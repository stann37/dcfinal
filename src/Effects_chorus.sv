==> flow/design.v <==
module Effect_Chorus (
    input  logic         i_clk,
    input  logic         i_rst_n,
    input  logic         i_valid,
    input  logic         i_enable,
    input  [2:0]         i_level,
    input  signed [15:0] i_data,
    input  signed [15:0] i_sram_rdata,  
    output logic  [19:0] o_sram_addr,   
    output logic         o_sram_we_n,   
    output signed [15:0] o_sram_wdata,  
    output signed [15:0] o_data,
    output logic         o_valid
);
    logic [19:0] write_ptr;
    logic [19:0] read_ptr;
    localparam MAX_BUFFER  = 20'd9600; 
    localparam DELAY_SAMPLES = 20'd9000;
    always_ff @(posedge i_clk or negedge i_rst_n) begin
        if (!i_rst_n) begin
            write_ptr <= 0;
        end else begin
            if (i_valid) begin
                if (write_ptr >= MAX_BUFFER - 1) 
                    write_ptr <= 0;
                else 
                    write_ptr <= write_ptr + 1;
            end
        end
    end
    assign read_ptr = (write_ptr >= DELAY_SAMPLES) ? (write_ptr - DELAY_SAMPLES) : (MAX_BUFFER + write_ptr - DELAY_SAMPLES);
    localparam [2:0] S_IDLE = 3'd0;
    localparam [2:0] S_WRITE = 3'd1;
    localparam [2:0] S_READ_REQ = 3'd2;
    localparam [2:0] S_READ_LATCH = 3'd3;
    localparam [2:0] S_MIX = 3'd4;
    logic [2:0] state;
    logic signed [15:0] captured_input;  
    logic signed [15:0] delayed_sample;  
    always_ff @(posedge i_clk or negedge i_rst_n) begin
        if (!i_rst_n) begin
            state <= S_IDLE;
            o_valid <= 0;
            o_data <= 0;
            captured_input <= 0;
            delayed_sample <= 0;
        end
        else begin
            o_valid <= 0;  
            case (state)
                S_IDLE: begin
                    if (i_valid) begin
                        captured_input <= i_data;  
                        state <= S_WRITE;
                    end
                end
                S_WRITE: begin
                    state <= S_READ_REQ;
                end
                S_READ_REQ: begin
                    state <= S_READ_LATCH;
                end
                S_READ_LATCH: begin
                    delayed_sample <= i_sram_rdata; 
                    state <= S_MIX;
                end
                S_MIX: begin
                    if (i_enable) begin
                        o_data <= (captured_input >>> 1) + (delayed_sample >>> 1);
                    end else begin
                        o_data <= captured_input;
                    end
                    o_valid <= 1;
                    state <= S_IDLE;
                end
            endcase
        end  
    end
    always_comb begin
        o_sram_addr  = 20'd0;
        o_sram_we_n  = 1'b1;  
        o_sram_wdata = 16'd0;
        case (state)
            S_WRITE: begin
                o_sram_addr  = write_ptr;
                o_sram_wdata = captured_input;
                o_sram_we_n  = 1'b0;  
            end
            S_READ_REQ, S_READ_LATCH: begin
                o_sram_addr  = read_ptr;
                o_sram_we_n  = 1'b1;  
            end
        endcase
    end
endmodule
; ---- Reports on Effect_Chorus
; What the tools print for Effect_Chorus, step after step.
; Line numbers count from 1 in the design file above.
; Operators: Yosys type, input widths -> output width; for muxes data width and select width s.
; Cell names lack the library's common part.
; Not given: --
[inputs]
design = Effect_Chorus
clock = i_clk
library = sky130hd
pvt_corner = tt_025C_1v80

; ---- Word level
; Counts by Yosys on the flattened word-level netlist (proc, flatten, opt, wreduce; memories kept). Register bits leave out memories and registers merged into their read ports (data or address). Print and check cells are left out. Cells with the same type and inputs are merged into one.
[classes]
n_eq = 5
addsub = 5
n_mux = 9
compare = 2
n_reduce_logical = 5
[op_table]
columns = cell, count
row1 = $sub 20x14->20 const B, 2
row2 = $ge 20x14->1 const B, 2
row3 = $pmux 20 s2, 1
row4 = $mux 20, 2
row5 = $mux 16, 2
row6 = $add 14x20->20 const A, 1
row7 = $add 20x1->20 const B, 1
row8 = $add 15x15->16, 1
row9 = $pmux 3 s5, 1
row10 = $eq 3x2->1 const B, 2
row11 = $reduce_bool 5->1, 1
row12 = $reduce_and 2->1, 2
row13 = $eq 3x1->1 const B, 1
row14 = $eq 3x3->1 const B, 1
row15 = $logic_not 3->1, 1
row16 = $mux 3, 1
row17 = $ne 2x2->1 const B, 1
row18 = $reduce_or 2->1, 1
row19 = $mux 1, 2
[bits]
ff_bits = 72
output_inout_bits = 54
input_bits = 39
word_cells = 32

; ---- Logic depth
; Longest topological path by Yosys (ltp), each cell counted once; first at word level (registers and memories cut), then after technology mapping (sequential cells cut; the memories' decode and read muxes count).
[depth]
ltp_word = 4
abc_area = 1
mapped_depth = 12

; ---- Mapped cells and area
; Yosys stat after the flow's synthesis: flattened, memories mapped to cells. It holds for the ABC_AREA given above (unset counts as 0); a run with the other value may have another netlist.
; The area totals of this step are shown rounded.
[synth_totals]
ffs = 73
mapped_cells = 730
n_buf = 23
mapped_area_um2 = 5090
seqArea_um2 = 1830
[by_type]
columns = type, count, area_total_um2
row1 = dfrtp_1, 72, 1.8E+03
row2 = nand2_1, 266, 998.458
row3 = inv_1, 97, 364.099
row4 = ha_1, 19, 237.728
row5 = nand3_1, 47, 235.226
row6 = nor2_1, 50, 187.68
row7 = mux2_2, 14, 157.651
row8 = xor2_1, 16, 140.134
row9 = a21oi_1, 25, 125.12
row10 = nor2_4, 11, 123.869
row11 = o21ai_0, 21, 105.101
row12 = nand4_1, 12, 75.072
row13 = nand3_2, 5, 50.048
row14 = buf_6, 4, 45.043
row15 = nand2_4, 4, 45.043
row16 = nand2_2, 6, 37.536
row17 = nor2_2, 6, 37.536
row18 = inv_2, 9, 33.782
; Other cell types: 18; their cells: 46.

; ---- Path before layout
; OpenSTA on the mapped netlist: ideal clock, no wires. The path of least setup slack (recovery checks aside). Input and output delay are each 20% of the period. Register names are those of the netlist, which keeps one name where synthesis merged equal registers.
[synth_path]
path_kind = register to output
start = register write_ptr[3]
end = output port o_sram_addr[15]
out_delay_ns = 0.830
arrival_ns = 1.513
driving_pins = 12
slack_ns = 1.807
delay_ns = 1.513
clock_period_ns = 4.15
synth_period_reached_ns = 2.343
; "delay_ns" is the arrival time less input delay plus setup time.
; At an output port there is no setup time.
; "driving_pins" counts driving pins, that of a launching flip-flop among them; a cell with two outputs on the path counts twice.
; "synth_period_reached_ns" = period - worst setup slack (recovery checks aside). The figure is calculated, with input and output delays left at 20% of the set period.
; The rows between start and end are the longest chain of elaborated cells between them; the timing report does not say that the signal goes this way. Where chains are equally long, one stands for them.
; Each line given opens the expression or statement behind the cell; cells for indexed reads and writes are added by Yosys, which also makes memories of some case tables.
; A register here has more assigning lines than the two given.
[synth_between]
cell_sequence = dfrtp_1 inv_1 ha_1 inv_1 nand2_1 nand2_1 nand2_1 nand2_2 nand3_2 nand3_1 nand3_1 o21ai_1
elab_chain_len = 4
cone_cells = 6
[synth_lines]
columns = element, line_no
row1 = start: declaration, 15  ; logic [19:0] write_ptr;
row2 = start: assignment, 21  ; write_ptr <= 0;
row3 = start: assignment, 27  ; write_ptr <= write_ptr + 1;
row4 = $add 14x20->20, 31  ; assign read_ptr = (write_ptr >= DELAY_SAMPLES) ? (write_ptr - DELAY_SAMPLES) : (MAX_BUFFER + write_ptr - DELAY ...
row5 = $sub 20x14->20, 31
row6 = $mux 20, 31
row7 = $pmux 20 s2, 83  ; case (state)
row8 = end: declaration, 9  ; output logic  [19:0] o_sram_addr,

; Module Effect_Chorus, platform sky130hd: 2 stored runs of the flow (Yosys, OpenROAD) with differing settings, in no particular order. Input and output delays are each 20% of the period that was set; the output load is 0.01 pF.

[run 1: settings]
period_ns = 2.47
CORE_UTILIZATION = 71
SETUP_SLACK_MARGIN = 0.06
CORE_MARGIN = 5
CELL_PAD_IN_SITES_DETAIL_PLACEMENT = 0
ABC_AREA = 1
CTS_CLUSTER_SIZE = 53
SLEW_MARGIN = 5
MIN_ROUTING_LAYER = met2
CAP_MARGIN = 20
[run 1: results]
outcome = unfinished; error GRT-0232 in routing

[run 2: settings]
period_ns = 2.23
CORE_UTILIZATION = 61
PLACE_DENSITY_LB_ADDON = 0.29
CELL_PAD_IN_SITES_GLOBAL_PLACEMENT = 1
ABC_AREA = 0
GPL_ROUTABILITY_DRIVEN = 1
CTS_CLUSTER_SIZE = 47
CTS_CLUSTER_DIAMETER = 175
CAP_MARGIN = 20
MAX_ROUTING_LAYER = met4
CORE_MARGIN = 2
SLEW_MARGIN = 20
[run 2: results]
outcome = unfinished; error FLW-0024 in placement
